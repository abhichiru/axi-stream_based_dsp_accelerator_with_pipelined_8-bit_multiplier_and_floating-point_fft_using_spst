==> flow/design.v <==
module booth_multiplier_8bit (
    input clk,
    input rst,
    input [7:0] A, B,
    output reg [15:0] P
);
    reg [7:0] A_reg1, B_reg1;
    reg [15:0] pp_reg2;
    reg [15:0] result_stage3;
    wire spst_en = (A == 8'b0) || (B == 8'b0);
    always @(posedge clk or posedge rst) begin
        if (rst) begin
            A_reg1 <= 0;
            B_reg1 <= 0;
        end else begin
            A_reg1 <= A;
            B_reg1 <= B;
        end
    end
    integer i;
    reg [15:0] pp;  
    always @(*) begin
        pp = 0;
        if (!spst_en) begin
            reg [8:0] B_ext;
            B_ext = {B_reg1, 1'b0};  
            for (i = 0; i < 8; i = i + 1) begin
                case ({B_ext[i+1], B_ext[i]})
                    2'b01: pp = pp + (A_reg1 << i);
                    2'b10: pp = pp - (A_reg1 << i);
                    default: pp = pp;
                endcase
            end
        end
    end
    always @(posedge clk or posedge rst) begin
        if (rst)
            pp_reg2 <= 0;
        else
            pp_reg2 <= pp;
    end
    always @(posedge clk or posedge rst) begin
        if (rst)
            result_stage3 <= 0;
        else
            result_stage3 <= pp_reg2;  
    end
    always @(posedge clk or posedge rst) begin
        if (rst)
            P <= 0;
        else
            P <= result_stage3;
    end
endmodule   
### Step by step through the tools: booth_multiplier_8bit

What the tools print for booth_multiplier_8bit, step after step.
Lines are those of the file above, counted from 1.
Operators: Yosys type, input widths -> output width; for muxes data width and select width s.
Cell names lack the library's common part.
A cell with -- has no value.

| design | value |
|---|---|
| design top | booth_multiplier_8bit |
| clock input | clk |
| cell library | sky130hd |
| library corner | tt_025C_1v80 |

### Elaborated design

Counts by Yosys on the flattened word-level netlist (proc, flatten, opt, wreduce; memories kept). Register bits leave out memories and registers merged into their read ports (data or address); mux counts leave out enables and synchronous resets folded into registers. Print and check cells are left out. Cells with the same type and inputs are merged into one.

| bit counts | value |
|---|---|
| flip-flop bits (word level) | 64 |
| bits of input ports | 18 |
| output and inout port bits | 16 |
| word-level cells | 53 |

| cells by class | value |
|---|---|
| $add $sub $neg | 15 |
| equality and inequality tests | 14 |
| multiplexer cells | 16 |
| reduce/logical cells | 3 |

Operator list:

| cell | count |
|---|---|
| $pmux 16 s2 | 7 |
| $mux 16 | 9 |
| $add 16x10->16 | 1 |
| $sub 16x10->16 | 1 |
| $add 16x11->16 | 1 |
| $sub 16x11->16 | 1 |
| $add 16x12->16 | 1 |
| $sub 16x12->16 | 1 |
| $add 16x13->16 | 1 |
| $sub 16x13->16 | 1 |
| $add 16x14->16 | 1 |
| $sub 16x14->16 | 1 |
| $add 16x15->16 | 1 |
| $sub 16x15->16 | 1 |
| $add 16x9->16 | 1 |
| $sub 16x9->16 | 1 |
| $logic_not 8->1 | 2 |
| $eq 2x1->1 const B | 7 |
| $eq 2x2->1 const B | 7 |
| $sub 1x8->9 const A | 1 |
| $logic_or 1x1->1 | 1 |

### Depth

Longest topological path by Yosys (ltp), each cell counted once; first at word level (registers and memories cut), then after technology mapping (sequential cells cut; the memories' decode and read muxes count).

| depth | value |
|---|---|
| word-level depth | 24 |
| ABC_AREA | 0 |
| depth in mapped cells | 61 |
| gate-level depth less buffers | 59 |

### Netlist

Yosys stat after the flow's synthesis: flattened, memories mapped to cells. It holds for the ABC_AREA given above (unset counts as 0); a run with the other value may have another netlist.
The area totals of this step are shown rounded.

| synthesis totals | value |
|---|---|
| standard cells after synthesis | 881 |
| synthesis area | 0.0073 mm² |
| sequential area | 0.001602 mm² |
| flip-flop cells | 64 |
| buffer cells | 43 |

Cells by type:

| cell | count | total area (µm²) |
|---|---|---|
| dfrtp_1 | 64 | 1.6E+03 |
| ha_1 | 82 | 1.03E+03 |
| xnor2_1 | 90 | 788.256 |
| nor2_1 | 98 | 367.853 |
| a21oi_1 | 59 | 295.283 |
| inv_1 | 62 | 232.723 |
| o21ai_0 | 42 | 210.202 |
| mux2_2 | 18 | 202.694 |
| xor2_1 | 23 | 201.443 |
| mux2i_1 | 19 | 190.182 |
| nand2_1 | 49 | 183.926 |
| a21o_1 | 21 | 157.651 |
| fa_1 | 7 | 140.134 |
| or2_2 | 19 | 118.864 |
| clkbuf_1 | 28 | 105.101 |
| o21bai_1 | 12 | 90.086 |
| nand2b_1 | 13 | 81.328 |
| nor2b_1 | 13 | 81.328 |

Not listed: further types 57, cells in them 162.

### Path before layout

OpenSTA on the mapped netlist: ideal clock, no wires. The path of least setup slack (recovery checks aside). Input and output delay are each 20% of the period. Register names are those of the netlist, which keeps one name where synthesis merged equal registers.

| timing post-synthesis | value |
|---|---|
| kind | register to register |
| from | register A_reg1[0] |
| to | register pp_reg2[15] |
| clock period | 19.2 ns |
| library setup time | 0.066 ns |
| time at the first pin | 0.000 ns |
| arrival | 10.542 ns |
| required time | 19.134 ns |
| path slack | 8.592 ns |
| delay of the path | 10.608 ns |
| stages | 56 |
| path buffers | 2 |
| period reached after synthesis | 10.608 ns |

"delay of the path" = arrival - input delay + setup time.
"stages" counts driving pins, that of a launching flip-flop among them; a cell with two outputs on the path counts twice.
"period reached after synthesis" is the clock period less the worst setup slack; recovery checks do not enter. This is arithmetic on one report: input and output delays are still those of the set period (20% each).
The rows between start and end are the longest chain of elaborated cells between them; the timing report does not say that the signal goes this way. Where chains are equally long, one stands for them.
Each line given opens the expression or statement behind the cell; cells for indexed reads and writes are added by Yosys, which also makes memories of some case tables.

| between the ends, post-synthesis | value |
|---|---|
| cell sequence | dfrtp_1 -> inv_1 -> ha_1 -> or4b_4 -> buf_6 -> nor4_1 -> clkbuf_1 -> nor2_1 -> ha_1 -> inv_1 -> nor4_1 -> nor3b_2 -> o31a_1 -> nor2_1 -> xnor2_1 -> o21ai_0 -> inv_1 -> ha_1 -> [20 not listed] -> ha_1 -> a21boi_0 -> nor2_1 -> mux2_2 -> ha_1 -> inv_1 -> o21bai_1 -> a21oi_1 -> xnor2_1 -> nor2_1 -> xnor2_1 -> xnor2_1 -> xnor2_1 -> xor2_1 -> xnor2_1 -> xnor2_1 -> or4_1 -> nand2_1 |
| cells in the longest elaborated chain | 24 |
| elaborated cells between the ends (all ways) | 31 |
| RTL lines with such cells | 4 |
| classes of those cells | add/sub (15); mux (16) |

Ends and longest elaborated chain, post-synthesis:

| element | RTL line | text |
|---|---|---|
| start: declaration | 7 | `reg [7:0] A_reg1, B_reg1;` |
| start: assignment | 13 | `A_reg1 <= 0;` |
| start: assignment | 16 | `A_reg1 <= A;` |
| $sub 1x8->9 | 30 | `2'b10: pp = pp - (A_reg1 << i);` |
| $mux 16 | 28 | `case ({B_ext[i+1], B_ext[i]})` |
| $mux 16 | 24 | `if (!spst_en) begin` |
| $sub 16x9->16 | 30 |  |
| $pmux 16 s2 | 28 |  |
| $mux 16 | 24 |  |
| $sub 16x10->16 | 30 |  |
| [10 not listed] | -- |  |
| $mux 16 | 24 |  |
| $sub 16x14->16 | 30 |  |
| $pmux 16 s2 | 28 |  |
| $mux 16 | 24 |  |
| $sub 16x15->16 | 30 |  |
| $pmux 16 s2 | 28 |  |
| $mux 16 | 24 |  |
| end: assignment | 38 | `pp_reg2 <= 0;` |
| end: assignment | 40 | `pp_reg2 <= pp;` |
| end: declaration | 8 | `reg [15:0] pp_reg2;` |

### Worst path after layout

From the final timing report of run 2: the path of least setup slack in the routed layout; clock arrival at registers is part of the times.

| timing post-layout | value |
|---|---|
| kind | register to register |
| from | register A_reg1[0] |
| to | register pp_reg2[15] |
| clock period | 19.8 ns |
| library setup time | 0.06 ns |
| time at the first pin | 0.37 ns |
| arrival | 13.19 ns |
| required time | 20.11 ns |
| path slack | 6.92 ns |
| stages | 53 |
| path buffers | 0 |

The rows between start and end are the longest chain of elaborated cells between them; the timing report does not say that the signal goes this way. Where chains are equally long, one stands for them.

| between the ends, post-layout | value |
|---|---|
| cell sequence | dfrtp_1 -> inv_1 -> ha_1 -> or4b_4 -> nor4_4 -> nor2_1 -> ha_1 -> inv_1 -> nor4_1 -> nor3b_2 -> o31a_1 -> nor2_1 -> xnor2_1 -> o21ai_0 -> inv_1 -> ha_1 -> inv_1 -> nor3_1 -> [17 not listed] -> ha_1 -> a21boi_0 -> nor2_1 -> mux2_2 -> ha_1 -> inv_1 -> o21bai_1 -> a21oi_1 -> xnor2_1 -> nor2_1 -> xnor2_1 -> xnor2_1 -> xnor2_1 -> xor2_1 -> xnor2_1 -> xnor2_1 -> or4_1 -> nand2_1 |
| cells in the longest elaborated chain | 24 |
| elaborated cells between the ends (all ways) | 31 |
| RTL lines with such cells | 4 |
| classes of those cells | add/sub (15); mux (16) |

Ends and longest elaborated chain, post-layout:

| element | RTL line | text |
|---|---|---|
| start: declaration | 7 | `reg [7:0] A_reg1, B_reg1;` |
| start: assignment | 13 | `A_reg1 <= 0;` |
| start: assignment | 16 | `A_reg1 <= A;` |
| $sub 1x8->9 | 30 | `2'b10: pp = pp - (A_reg1 << i);` |
| $mux 16 | 28 | `case ({B_ext[i+1], B_ext[i]})` |
| $mux 16 | 24 | `if (!spst_en) begin` |
| $sub 16x9->16 | 30 |  |
| $pmux 16 s2 | 28 |  |
| $mux 16 | 24 |  |
| $sub 16x10->16 | 30 |  |
| [10 not listed] | -- |  |
| $mux 16 | 24 |  |
| $sub 16x14->16 | 30 |  |
| $pmux 16 s2 | 28 |  |
| $mux 16 | 24 |  |
| $sub 16x15->16 | 30 |  |
| $pmux 16 s2 | 28 |  |
| $mux 16 | 24 |  |
| end: assignment | 38 | `pp_reg2 <= 0;` |
| end: assignment | 40 | `pp_reg2 <= pp;` |
| end: declaration | 8 | `reg [15:0] pp_reg2;` |

--- measured runs ---
Flow measurements of booth_multiplier_8bit on sky130hd: 2 stored runs with different settings, listed in no order. Input and output delays are each 20% of the period that was set; the output load is 0.01 pF.
"reached clock period": clock period set for the run, less the worst setup slack. It is reckoned from that one timing run; input and output delays stay at 20% of the period that was set.
By "allowed time less slack (worst setup path)" is meant the share of the clock period that the worst setup path is allowed (20% is reserved at inputs, 20% at outputs), minus its slack. Clock arrival times at its registers enter into it.
"total power after layout" rests on the timing tool's default activity at the inputs, not on a simulated workload.
The measured numbers are rounded.

#### Run 1

| setting | value |
|---|---|
| period_ns | `8.69` |
| CORE_UTILIZATION | `70` |
| SETUP_SLACK_MARGIN | `-0.57` |
| PLACE_DENSITY_LB_ADDON | `0.08` |
| CORE_ASPECT_RATIO | `0.55` |
| CELL_PAD_IN_SITES_DETAIL_PLACEMENT | `1` |
| TNS_END_PERCENT | `10` |
| GPL_TIMING_DRIVEN | `1` |
| GPL_ROUTABILITY_DRIVEN | `1` |
| CTS_CLUSTER_DIAMETER | `341` |
| MAX_ROUTING_LAYER | `met4` |
| CAP_MARGIN | `20` |
| CORE_MARGIN | `2` |
| SLEW_MARGIN | `20` |

Stopped before the end: placement reported DPL-0033.

#### Run 2

| setting | value |
|---|---|
| period_ns | `19.8` |
| CORE_UTILIZATION | `15` |
| PLACE_DENSITY_LB_ADDON | `0.03` |
| CORE_MARGIN | `2` |
| CELL_PAD_IN_SITES_DETAIL_PLACEMENT | `2` |
| ABC_AREA | `0` |
| CTS_CLUSTER_SIZE | `36` |
| SLEW_MARGIN | `25` |
| MIN_ROUTING_LAYER | `met2` |
| CAP_MARGIN | `20` |

| result | value |
|---|---|
| lowest setup slack | 6.925 ns |
| standard-cell area after layout | 0.008628 mm² |
| mapped cell area after synthesis | 0.0073 mm² |
| reached clock period | 12.875 ns |
| allowed time less slack (worst setup path) | 12.88 ns |
| class of the worst setup path | register to register |
| total power after layout | 1,428 µW |
| final utilization | 0.18 |
| overall die area | 0.05044 mm² |
| total negative slack on setup checks | 0.000 ns |
--- end ---
