==> flow/design.v <==
`timescale 1ns/1ps
module wallace8_spst_pipe3 (
    input  wire         clk,
    input  wire         rst_n,    
    input  wire         en,       
    input  wire [7:0]   a_i,
    input  wire [7:0]   b_i,
    output reg  [15:0]  p_o,
    output reg          valid_o
);
    wire [15:0] v0 = {{8{1'b0}}, (a_i & {8{b_i[0]}})} << 0;
    wire [15:0] v1 = {{8{1'b0}}, (a_i & {8{b_i[1]}})} << 1;
    wire [15:0] v2 = {{8{1'b0}}, (a_i & {8{b_i[2]}})} << 2;
    wire [15:0] v3 = {{8{1'b0}}, (a_i & {8{b_i[3]}})} << 3;
    wire [15:0] v4 = {{8{1'b0}}, (a_i & {8{b_i[4]}})} << 4;
    wire [15:0] v5 = {{8{1'b0}}, (a_i & {8{b_i[5]}})} << 5;
    wire [15:0] v6 = {{8{1'b0}}, (a_i & {8{b_i[6]}})} << 6;
    wire [15:0] v7 = {{8{1'b0}}, (a_i & {8{b_i[7]}})} << 7;
    reg [15:0] v0_r, v1_r, v2_r, v3_r, v4_r, v5_r, v6_r, v7_r;
    reg        vld1_r;
    always @(posedge clk) begin
        if (!rst_n) begin
            v0_r <= 16'd0; v1_r <= 16'd0; v2_r <= 16'd0; v3_r <= 16'd0;
            v4_r <= 16'd0; v5_r <= 16'd0; v6_r <= 16'd0; v7_r <= 16'd0;
            vld1_r <= 1'b0;
        end else begin
            if (en) begin
                v0_r <= v0; v1_r <= v1; v2_r <= v2; v3_r <= v3;
                v4_r <= v4; v5_r <= v5; v6_r <= v6; v7_r <= v7;
            end
            vld1_r <= en;  
        end
    end
    wire [15:0] s01, c01, s23, c23, s45, c45;
    csa16 u_csa01 (.a(v0_r), .b(v1_r), .c(v2_r), .sum(s01), .carry(c01));
    csa16 u_csa23 (.a(v3_r), .b(v4_r), .c(v5_r), .sum(s23), .carry(c23));
    csa16 u_csa45 (.a(v6_r), .b(v7_r), .c(16'h0000), .sum(s45), .carry(c45));
    wire [15:0] sA, cA, sB, cB;
    csa16 u_csaA (.a(s01),            .b(s23),            .c(s45),        .sum(sA), .carry(cA));
    csa16 u_csaB (.a({c01,1'b0}),     .b({c23,1'b0}),     .c({c45,1'b0}), .sum(sB), .carry(cB));
    reg  [15:0] sA_r, cA_r, sB_r, cB_r;
    reg         vld2_r;
    always @(posedge clk) begin
        if (!rst_n) begin
            sA_r <= 16'd0; cA_r <= 16'd0; sB_r <= 16'd0; cB_r <= 16'd0;
            vld2_r <= 1'b0;
        end else begin
            sA_r <= sA; cA_r <= cA; sB_r <= sB; cB_r <= cB;
            vld2_r <= vld1_r;
        end
    end
    wire [15:0] sC, cC;
    csa16 u_csaC (.a(sA_r), .b(sB_r), .c({cA_r,1'b0}), .sum(sC), .carry(cC));
    wire [15:0] final_sum  = sC;
    wire [15:0] final_carr = {cC, 1'b0};
    wire [15:0] product_w  = final_sum + final_carr;  
    always @(posedge clk) begin
        if (!rst_n) begin
            p_o     <= 16'd0;
            valid_o <= 1'b0;
        end else begin
            p_o     <= product_w;
            valid_o <= vld2_r;  
        end
    end
endmodule
module csa16 (
    input  wire [15:0] a,
    input  wire [15:0] b,
    input  wire [15:0] c,
    output wire [15:0] sum,
    output wire [15:0] carry
);
    assign sum   = a ^ b ^ c;
    assign carry = (a & b) | (b & c) | (a & c);
endmodule
Step by step through the tools: wallace8_spst_pipe3
What the tools print for wallace8_spst_pipe3, step after step.
Line numbers count from 1 in the design file above.
Cell names lack the library's common part.
A cell with -- has no value.
Design
  top module: wallace8_spst_pipe3
  clock: clk
  library: sky130hd
  timing corner: tt_025C_1v80

Word-level counts
Counts by Yosys on the flattened word-level netlist (proc, flatten, opt, wreduce; memories kept). Register bits leave out memories and registers merged into their read ports (data or address); mux counts leave out enables and synchronous resets folded into registers. Print and check cells are left out. Cells with the same type and inputs are merged into one.
Word-level totals
  register bits: 130
  input port bits: 19
  word-level cells: 56
Cells by class
  $add $sub $neg: 1
  bitwise operators: 40
Operators with widths (number)
  15-bit OR: 8
  15-bit AND: 6
  16-bit bitwise XOR: 4
  8-bit AND: 8
  16-bit by 15-bit bitwise XOR with 16-bit output: 1
  16-bit adder: 1
  14-bit by 15-bit AND with 15-bit output: 1
  14-bit by 15-bit bitwise XOR with 15-bit output: 1
  10-bit by 13-bit bitwise XOR with 13-bit output: 1
  11-bit by 13-bit AND with 13-bit output: 1
  12-bit by 13-bit AND with 13-bit output: 1
  12-bit by 13-bit bitwise XOR with 13-bit output: 1
  11-bit by 12-bit AND with 12-bit output: 1
  11-bit by 12-bit bitwise XOR with 12-bit output: 1
  8-bit by 10-bit AND with 10-bit output: 1
  9-bit by 10-bit AND with 10-bit output: 1
  9-bit by 10-bit bitwise XOR with 10-bit output: 1
  8-bit by 9-bit AND with 9-bit output: 1
  8-bit by 9-bit bitwise XOR with 9-bit output: 1

Logic depth
Depth = most cells in a row (Yosys ltp): at word level without a register or memory, in the mapped netlist without a sequential cell, where the memories' decode and read muxes count.
Logic depth
  depth after elaboration: 5
  ABC_AREA: 0
  gate-level depth with buffers: 9
  mapped depth without buffers: 9

After synthesis
The flow's flattened synthesis, as Yosys stat reports it; memories are mapped. The netlist is that of the ABC_AREA named above (0 if unset); the other value can give another one.
Mapped netlist
  cell count: 553
  cell area after synthesis: 0.0053651 sq mm
  sequential area: 0.0024223 sq mm
  flip-flops: 121
  buffer cells: 36
Cells by type (number)
  dfxtp_1: 121
  fa_1: 27
  ha_1: 32
  and2_1: 46
  nor2b_1: 46
  a21oi_1: 57
  nor2_1: 74
  clkbuf_1: 34
  a2bb2oi_1: 13
  inv_1: 24
  nand2b_1: 10
  xnor2_1: 6
  nand3_1: 9
  xor2_1: 5
  nor3_1: 7
  a211oi_1: 4
  o21a_1: 4
  o21ai_0: 6
Other cell types: 20; their cells: 28.
The figures by module come from a second, unflattened synthesis with its own total; it is not the netlist above.
Unflattened totals
  cells (unflattened synthesis): 623
  area (unflattened synthesis): 0.0067828 sq mm
Rows give one instance, submodules left out.
Modules
  wallace8_spst_pipe3: instances 1, cells 527, area 0.0048609 sq mm, sequential area 0.0026025 sq mm
  csa16: instances 6, cells 16, area 0.0003203 sq mm, sequential area 0 sq mm

Timing after synthesis
Source: OpenSTA report_checks on the synthesized netlist (no wires, ideal clock, input and output delay 20% of the period each), path of least setup slack; recovery checks are left aside. Register names are those of the netlist, which keeps one name where synthesis merged equal registers.
Timing after synthesis
  path type: register to register
  start point: reg sA_r[9]
  end point: reg p_o[14]
  period: 2.27 ns
  setup time: 0.072 ns
  launch time at the first pin: 0.000 ns
  data arrival time: 2.130 ns
  data required time: 2.198 ns
  slack: 0.068 ns
  delay of the path: 2.202 ns
  stages: 8
  buffers on the path: 0
  synthesis period reached: 2.202 ns
"delay of the path" is the arrival time less input delay plus setup time.
"stages": output pins that drive a net of the path, with the launching flip-flop's if there is one; two outputs of one cell count as two.
"synthesis period reached" is the clock period less the worst setup slack; recovery checks do not enter. This is arithmetic on one report: input and output delays are still those of the set period (20% each).
The rows between start and end are the longest chain of elaborated cells between them; the timing report does not say that the signal goes this way. Where chains are equally long, one stands for them.
A line is the first line of the expression or statement that the cell stems from. Yosys adds cells for indexed reads and writes and turns some case tables into memories.
On the way, after synthesis
  path through: dfxtp_1 fa_1 ha_1 a211oi_2 o21bai_1 a21o_1 a221oi_2 mux2i_1
  length of the longest elaborated chain: 4
  elaborated cells between the ends (all ways): 7
  source lines of those cells: 3
Ends and longest elaborated chain, after synthesis
  start: declaration: line 41  | reg  [15:0] sA_r, cA_r, sB_r, cB_r;
  start: assignment: line 45  | sA_r <= 16'd0; cA_r <= 16'd0; sB_r <= 16'd0; cB_r <= 16'd0;
  start: assignment: line 48  | sA_r <= sA; cA_r <= cA; sB_r <= sB; cB_r <= cB;
  15-bit AND: line 75  | assign carry = (a & b) | (b & c) | (a & c);
  15-bit OR x2: line 75
  16-bit adder: line 56
  end: assignment: line 59  | p_o     <= 16'd0;
  end: assignment: line 62
  end: declaration: line 8  | output reg  [15:0]  p_o,

Path in the finished layout
From the final timing report of job 1: the path of least setup slack in the routed layout; clock arrival at registers is part of the times.
Timing post-layout
  path type: register to register
  start point: reg sA_r[5]
  end point: reg p_o[11]
  period: 3.97 ns
  setup time: 0.10 ns
  launch time at the first pin: 0.41 ns
  data arrival time: 2.87 ns
  data required time: 4.27 ns
  slack: 1.40 ns
  stages: 8
  buffers on the path: 0
The rows between start and end are the longest chain of elaborated cells between them; the timing report does not say that the signal goes this way. Where chains are equally long, one stands for them.
On the way, post-layout
  path through: dfxtp_1 fa_1 ha_1 nor2b_1 o31ai_2 a21oi_1 o21ai_0 nor3b_1
  length of the longest elaborated chain: 4
  elaborated cells between the ends (all ways): 7
  source lines of those cells: 3
Ends and longest elaborated chain, post-layout
  start: declaration: line 41  | reg  [15:0] sA_r, cA_r, sB_r, cB_r;
  start: assignment: line 45  | sA_r <= 16'd0; cA_r <= 16'd0; sB_r <= 16'd0; cB_r <= 16'd0;
  start: assignment: line 48  | sA_r <= sA; cA_r <= cA; sB_r <= sB; cB_r <= cB;
  15-bit AND: line 75  | assign carry = (a & b) | (b & c) | (a & c);
  15-bit OR x2: line 75
  16-bit adder: line 56
  end: assignment: line 59  | p_o     <= 16'd0;
  end: assignment: line 62
  end: declaration: line 8  | output reg  [15:0]  p_o,

Subject: wallace8_spst_pipe3 on sky130hd, stored results

Hello all,

Record of 2 stored runs of the RTL-to-layout flow on wallace8_spst_pipe3, platform sky130hd. The runs are unordered. Constraints: input delay and output delay 20% of the set period each, output load 0.01 pF.
"achieved clock period" means the clock period less the worst setup slack. The figure is calculated, with input and output delays left at 20% of the set period.
"worst setup path time" means the part of the period allowed to the worst setup path (the constraints hold back 20% at inputs and 20% at outputs) less its slack; where the path has registers, the arrival times of their clocks count too.
"power" rests on the timing tool's default activity at the inputs, not on a simulated workload.

Job 1
==> flow/run.sh <==
#!/bin/bash
# the make line also repeats the synthesis and layout settings of config.mk as NAME=value (left out here)
make -C /OpenROAD-flow-scripts/flow DESIGN_CONFIG=/design/flow/config.mk WORK_HOME=/design/flow/orfs CLKGATE_MAP_FILE= finish
==> flow/config.mk <==
export PLATFORM = sky130hd
export DESIGN_NAME = wallace8_spst_pipe3
export DESIGN_NICKNAME = wallace8_spst_pipe3
export VERILOG_FILES = /design/flow/design.v
export SDC_FILE = /design/flow/constraint.sdc
export NUM_CORES = 4
export LEC_CHECK = 0
export CAP_MARGIN = 20
export CELL_PAD_IN_SITES_DETAIL_PLACEMENT = 2
export CORE_ASPECT_RATIO = 0.55
export CORE_MARGIN = 2
export CORE_UTILIZATION = 34
export GPL_ROUTABILITY_DRIVEN = 1
export MAX_ROUTING_LAYER = met4
export PLACE_DENSITY_LB_ADDON = 0.07
export SETUP_SLACK_MARGIN = 1.13
export SLEW_MARGIN = 40
export TNS_END_PERCENT = 15
==> flow/constraint.sdc <==
create_clock -name core_clock -period 3.97 [get_ports {clk}]
set_input_delay 0.7940 -clock core_clock [delete_from_list [all_inputs] [get_ports {clk}]]
set_output_delay 0.7940 -clock core_clock [all_outputs]
set_load 0.01 [all_outputs]

==> results of job 1 <==
chip area after synthesis (Yosys): 0.0053651 sq mm
die area: 0.0168461 sq mm
utilization: 0.429
worst setup slack after layout: 1.403 ns
total negative slack: 0.000 ns
power: 3261 uW
achieved clock period: 2.567 ns
worst setup path time: 2.57 ns
worst setup path kind: register to register

Job 2
==> flow/run.sh <==
#!/bin/bash
# the make line also repeats the synthesis and layout settings of config.mk as NAME=value (left out here)
make -C /OpenROAD-flow-scripts/flow DESIGN_CONFIG=/design/flow/config.mk WORK_HOME=/design/flow/orfs CLKGATE_MAP_FILE= finish
==> flow/config.mk <==
export PLATFORM = sky130hd
export DESIGN_NAME = wallace8_spst_pipe3
export DESIGN_NICKNAME = wallace8_spst_pipe3
export VERILOG_FILES = /design/flow/design.v
export SDC_FILE = /design/flow/constraint.sdc
export NUM_CORES = 4
export LEC_CHECK = 0
export CAP_MARGIN = 20
export CELL_PAD_IN_SITES_DETAIL_PLACEMENT = 1
export CORE_ASPECT_RATIO = 0.68
export CORE_MARGIN = 2
export CORE_UTILIZATION = 36
export GPL_ROUTABILITY_DRIVEN = 0
export GPL_TIMING_DRIVEN = 1
export MAX_ROUTING_LAYER = met4
export PLACE_DENSITY_LB_ADDON = 0.14
export SLEW_MARGIN = 20
export TNS_END_PERCENT = 25
==> flow/constraint.sdc <==
create_clock -name core_clock -period 3.9 [get_ports {clk}]
set_input_delay 0.7800 -clock core_clock [delete_from_list [all_inputs] [get_ports {clk}]]
set_output_delay 0.7800 -clock core_clock [all_outputs]
set_load 0.01 [all_outputs]

==> results of job 2 <==
chip area after synthesis (Yosys): 0.0053651 sq mm
die area: 0.015914 sq mm
utilization: 0.445
worst setup slack after layout: 1.418 ns
total negative slack: 0.000 ns
power: 3247 uW
achieved clock period: 2.482 ns
worst setup path time: 2.48 ns
worst setup path kind: register to register

Thanks
