==> flow/design.v <==
`timescale 1ns/1ns
module array8_spst_pipe3 (
    input  wire         clk,
    input  wire         rst_n,      
    input  wire         en,         
    input  wire [7:0]   a_i,
    input  wire [7:0]   b_i,
    output reg  [15:0]  p_o,
    output reg          valid_o
);
    wire [15:0] v0 = {8'b0, (a_i & {8{b_i[0]}})} << 0;
    wire [15:0] v1 = {8'b0, (a_i & {8{b_i[1]}})} << 1;
    wire [15:0] v2 = {8'b0, (a_i & {8{b_i[2]}})} << 2;
    wire [15:0] v3 = {8'b0, (a_i & {8{b_i[3]}})} << 3;
    wire [15:0] v4 = {8'b0, (a_i & {8{b_i[4]}})} << 4;
    wire [15:0] v5 = {8'b0, (a_i & {8{b_i[5]}})} << 5;
    wire [15:0] v6 = {8'b0, (a_i & {8{b_i[6]}})} << 6;
    wire [15:0] v7 = {8'b0, (a_i & {8{b_i[7]}})} << 7;
    reg [15:0] v0_r, v1_r, v2_r, v3_r, v4_r, v5_r, v6_r, v7_r;
    reg        vld1_r;
    always @(posedge clk) begin
        if (!rst_n) begin
            v0_r <= 16'd0; v1_r <= 16'd0; v2_r <= 16'd0; v3_r <= 16'd0;
            v4_r <= 16'd0; v5_r <= 16'd0; v6_r <= 16'd0; v7_r <= 16'd0;
            vld1_r <= 1'b0;
        end else begin
            if (en) begin
                v0_r <= v0; v1_r <= v1; v2_r <= v2; v3_r <= v3;
                v4_r <= v4; v5_r <= v5; v6_r <= v6; v7_r <= v7;
            end
            vld1_r <= en;
        end
    end
    wire [15:0] t0 = v0_r + v1_r;
    wire [15:0] t1 = v2_r + v3_r;
    wire [15:0] t2 = v4_r + v5_r;
    wire [15:0] t3 = v6_r + v7_r;
    reg [15:0] t0_r, t1_r, t2_r, t3_r;
    reg        vld2_r;
    always @(posedge clk) begin
        if (!rst_n) begin
            t0_r <= 16'd0; t1_r <= 16'd0;
            t2_r <= 16'd0; t3_r <= 16'd0;
            vld2_r <= 1'b0;
        end else begin
            t0_r <= t0; t1_r <= t1;
            t2_r <= t2; t3_r <= t3;
            vld2_r <= vld1_r;
        end
    end
    wire [15:0] g0 = t0_r + t1_r;
    wire [15:0] g1 = t2_r + t3_r;
    wire [15:0] product = g0 + g1;
    always @(posedge clk) begin
        if (!rst_n) begin
            p_o     <= 16'd0;
            valid_o <= 1'b0;
        end else begin
            p_o     <= product;
            valid_o <= vld2_r;
        end
    end
endmodule 
* Reports on array8_spst_pipe3
The steps from the RTL of array8_spst_pipe3 to its reports follow in flow order.
Line numbers count from 1 in the design file above.
Library cell names are shortened.
A cell with - has no value.
- Top :: array8_spst_pipe3
- Clock port :: clk
- Standard-cell library :: sky130hd
- Timing corner :: tt_025C_1v80

* Word level
Yosys after proc, flatten, opt, wreduce and memory -nomap, before mapping. Enables and synchronous resets that opt folds into registers are not counted as muxes. Memory bits, and registers merged into a memory's read port (data or address), are not among the register bits. Print and check cells are not counted. Equal cells are merged and count once.
- Reductions and logical operators :: 0
- Order comparisons :: 0
- Bitwise logic cells :: 8
- Mux-type cells :: 0
- Divide/modulo/power cells :: 0
- Equality and inequality tests :: 0
- Multiply operators :: 0
- Shift operators :: 0
- Add/subtract/negate cells :: 7
** Operators with widths (count)
- bitwise AND 8 bit :: 8
- adder 16 bit :: 3
- adder 14 x 15 -> 16 bit :: 1
- adder 12 x 13 -> 14 bit :: 1
- adder 10 x 11 -> 12 bit :: 1
- adder 8 x 9 -> 10 bit :: 1
- Memories :: 0
- Bits in read-only memories :: 0
- Bits in registers :: 147
- Output and inout port bits :: 17
- Word-level cells :: 31
- Bits of input ports :: 19
- RAM bits :: 0
- Clocked read ports x word width :: 0
- Bits in latches :: 0

* Logic depth
Depth = most cells in a row (Yosys ltp): at word level without a register or memory, in the mapped netlist without a sequential cell, where the memories' decode and read muxes count.
- Word-level depth :: 2
- ABC_AREA :: 0
- Gate-level depth with buffers :: 10
- Depth with buffers taken out :: 10

* Mapped cells and area
Source: synth_stat.txt of the flow (Yosys; design flattened, memories mapped). It holds for the ABC_AREA given above (unset counts as 0); a run with the other value may have another netlist.
** Cell types
- dfxtp_1 :: count 123, area in all 2.46E+03 um2
- ha_1 :: count 51, area in all 638.112 um2
- nor2b_1 :: count 57, area in all 356.592 um2
- fa_1 :: count 17, area in all 340.326 um2
- nor2_1 :: count 88, area in all 330.317 um2
- a21oi_1 :: count 64, area in all 320.307 um2
- inv_1 :: count 53, area in all 198.941 um2
- and2_1 :: count 25, area in all 156.4 um2
- xor2_1 :: count 13, area in all 113.859 um2
- o21ai_0 :: count 22, area in all 110.106 um2
- nand2b_1 :: count 14, area in all 87.584 um2
- nand3_1 :: count 16, area in all 80.077 um2
- a211oi_2 :: count 6, area in all 75.072 um2
- a2bb2oi_1 :: count 8, area in all 70.067 um2
- mux2i_1 :: count 7, area in all 70.067 um2
- clkbuf_1 :: count 18, area in all 67.565 um2
- buf_2 :: count 12, area in all 60.058 um2
- nor3_1 :: count 11, area in all 55.053 um2
Not listed: further types 30, cells in them 93.
- Buffer cells :: 38
- Sequential area :: 2462.4 um2
- Flip-flop cells :: 123
- Synthesis area :: 6222.2 um2
- Standard cells after synthesis :: 698

* Timing after synthesis
Source: OpenSTA report_checks on the synthesized netlist (no wires, ideal clock, input and output delay 20% of the period each), path of least setup slack; recovery checks are left aside. Register names are those of the netlist, which keeps one name where synthesis merged equal registers.
- Path kind :: reg2reg
- Start point :: reg t0_r[4]
- End point :: reg p_o[12]
- Path slack :: 0.447 ns
- Path delay :: 2.623 ns
- Arrival time :: 2.495 ns
- Required time :: 2.942 ns
- Driving pins on the path :: 10
- Period :: 3.07 ns
- Launch time at the first pin :: 0.000 ns
- Setup time :: 0.128 ns
- Path buffers :: 0
- Synthesis period reached :: 2.623 ns
"path delay" = arrival - input delay + setup time.
"driving pins on the path": output pins that drive a net of the path, with the launching flip-flop's if there is one; two outputs of one cell count as two.
"synthesis period reached" = period - worst setup slack (recovery checks aside). The figure is calculated, with input and output delays left at 20% of the set period.
Between the ends stands the longest chain of elaborated cells between them, by number of cells; it is not shown to be the way that was timed. Of several equally long chains one is given.
Each line given opens the expression or statement behind the cell; cells for indexed reads and writes are added by Yosys, which also makes memories of some case tables.
- Path through :: dfxtp_1 -> fa_1 -> ha_1 -> ha_1 -> fa_1 -> a211oi_2 -> o21bai_2 -> a41oi_2 -> xor2_1 -> nor2_1
- Length of the longest elaborated chain :: 2
- Elaborated cells on any way between the ends :: 2
- Source lines of those cells :: 2
- Classes of those cells :: add/sub (2)
** RTL lines, path post-synthesis
- start, declared :: RTL line 38 : reg [15:0] t0_r, t1_r, t2_r, t3_r;
- start, assigned :: RTL line 42 : t0_r <= 16'd0; t1_r <= 16'd0;
- start, assigned :: RTL line 46 : t0_r <= t0; t1_r <= t1;
- adder 16 bit :: RTL line 51 : wire [15:0] g0 = t0_r + t1_r;
- adder 16 bit :: RTL line 53
- end, assigned :: RTL line 56 : p_o     <= 16'd0;
- end, assigned :: RTL line 59
- end, declared :: RTL line 8 : output reg  [15:0]  p_o,

* Worst path after layout
Path of least setup slack in the final report of record 1 (OpenROAD, finished layout, wires in). Where an end is a register, its clock arrival counts in the times.
- Path kind :: reg2reg
- Start point :: reg t2_r[6]
- End point :: reg p_o[14]
- Path buffers :: 0
- Path slack :: 0.02 ns
- Launch time at the first pin :: 0.42 ns
- Arrival time :: 2.90 ns
- Driving pins on the path :: 11
- Period :: 2.62 ns
- Required time :: 2.92 ns
- Setup time :: 0.11 ns
Between the ends stands the longest chain of elaborated cells between them, by number of cells; it is not shown to be the way that was timed. Of several equally long chains one is given.
- Path through :: dfxtp_2 -> inv_2 -> fa_1 -> inv_1 -> fa_1 -> ha_4 -> a211oi_4 -> o21bai_2 -> a21oi_2 -> o21bai_1 -> mux2i_1
- Length of the longest elaborated chain :: 2
- Elaborated cells on any way between the ends :: 2
- Source lines of those cells :: 2
- Classes of those cells :: add/sub (2)
** RTL lines, path post-layout
- start, declared :: RTL line 38 : reg [15:0] t0_r, t1_r, t2_r, t3_r;
- start, assigned :: RTL line 43 : t2_r <= 16'd0; t3_r <= 16'd0;
- start, assigned :: RTL line 47 : t2_r <= t2; t3_r <= t3;
- adder 16 bit :: RTL line 52 : wire [15:0] g1 = t2_r + t3_r;
- adder 16 bit :: RTL line 53
- end, assigned :: RTL line 56 : p_o     <= 16'd0;
- end, assigned :: RTL line 59
- end, declared :: RTL line 8 : output reg  [15:0]  p_o,

## Implementation results

Module array8_spst_pipe3, platform sky130hd: 2 stored runs of the flow (Yosys, OpenROAD) with differing settings, in no particular order. Input and output delays are each 20% of the period that was set; the output load is 0.01 pF.
"reached clock period" = clock period - worst setup slack. The figure is calculated, with input and output delays left at 20% of the set period.
"critical path time": the worst setup path's part of the clock period (all of it between registers, 20% less for each end at a port) less its slack. A launch clock that arrives late makes it longer, a capture clock that arrives late makes it shorter.
"power consumption" is the tool's figure for a default switching activity; nothing was simulated.

* Record 1
** Files
==> flow/run.sh <==
#!/bin/bash
# the make line also repeats the synthesis and layout settings of config.mk as NAME=value (left out here)
make -C /OpenROAD-flow-scripts/flow DESIGN_CONFIG=/design/flow/config.mk WORK_HOME=/design/flow/orfs CLKGATE_MAP_FILE= finish
==> flow/config.mk <==
export PLATFORM = sky130hd
export DESIGN_NAME = array8_spst_pipe3
export DESIGN_NICKNAME = array8_spst_pipe3
export VERILOG_FILES = /design/flow/design.v
export SDC_FILE = /design/flow/constraint.sdc
export NUM_CORES = 4
export LEC_CHECK = 0
export CAP_MARGIN = 20
export CORE_MARGIN = 2
export CORE_UTILIZATION = 40
export SLEW_MARGIN = 20
==> flow/constraint.sdc <==
create_clock -name core_clock -period 2.62 [get_ports {clk}]
set_input_delay 0.5240 -clock core_clock [delete_from_list [all_inputs] [get_ports {clk}]]
set_output_delay 0.5240 -clock core_clock [all_outputs]
set_load 0.01 [all_outputs]
** Results
- Area of the synthesized netlist :: 6,222.2 um2
- Die outline area :: 16,568.8 um2
- Standard-cell area after layout :: 7,469.7 um2
- Utilization after layout :: 49.1%
- Setup slack of the worst path :: 0.015 ns
- Total negative slack :: 0.000 ns
- Worst-case hold slack :: 0.432 ns
- Power consumption :: 5.120 mW
- Reached clock period :: 2.605 ns
- Critical path time :: 2.60 ns
- Worst setup path type :: reg2reg

* Record 2
** Files
==> flow/run.sh <==
#!/bin/bash
# the make line also repeats the synthesis and layout settings of config.mk as NAME=value (left out here)
make -C /OpenROAD-flow-scripts/flow DESIGN_CONFIG=/design/flow/config.mk WORK_HOME=/design/flow/orfs CLKGATE_MAP_FILE= finish
==> flow/config.mk <==
export PLATFORM = sky130hd
export DESIGN_NAME = array8_spst_pipe3
export DESIGN_NICKNAME = array8_spst_pipe3
export VERILOG_FILES = /design/flow/design.v
export SDC_FILE = /design/flow/constraint.sdc
export NUM_CORES = 4
export LEC_CHECK = 0
export ABC_AREA = 0
export CAP_MARGIN = 20
export CELL_PAD_IN_SITES_DETAIL_PLACEMENT = 1
export CELL_PAD_IN_SITES_GLOBAL_PLACEMENT = 3
export CORE_MARGIN = 9
export CORE_UTILIZATION = 51
export CTS_CLUSTER_SIZE = 21
export GPL_ROUTABILITY_DRIVEN = 0
export GPL_TIMING_DRIVEN = 0
export MAX_ROUTING_LAYER = met5
export PLACE_DENSITY_LB_ADDON = 0.18
export SLEW_MARGIN = 40
==> flow/constraint.sdc <==
create_clock -name core_clock -period 2.87 [get_ports {clk}]
set_input_delay 0.5740 -clock core_clock [delete_from_list [all_inputs] [get_ports {clk}]]
set_output_delay 0.5740 -clock core_clock [all_outputs]
set_load 0.01 [all_outputs]
** Results
Stopped before the end: placement reported FLW-0024.
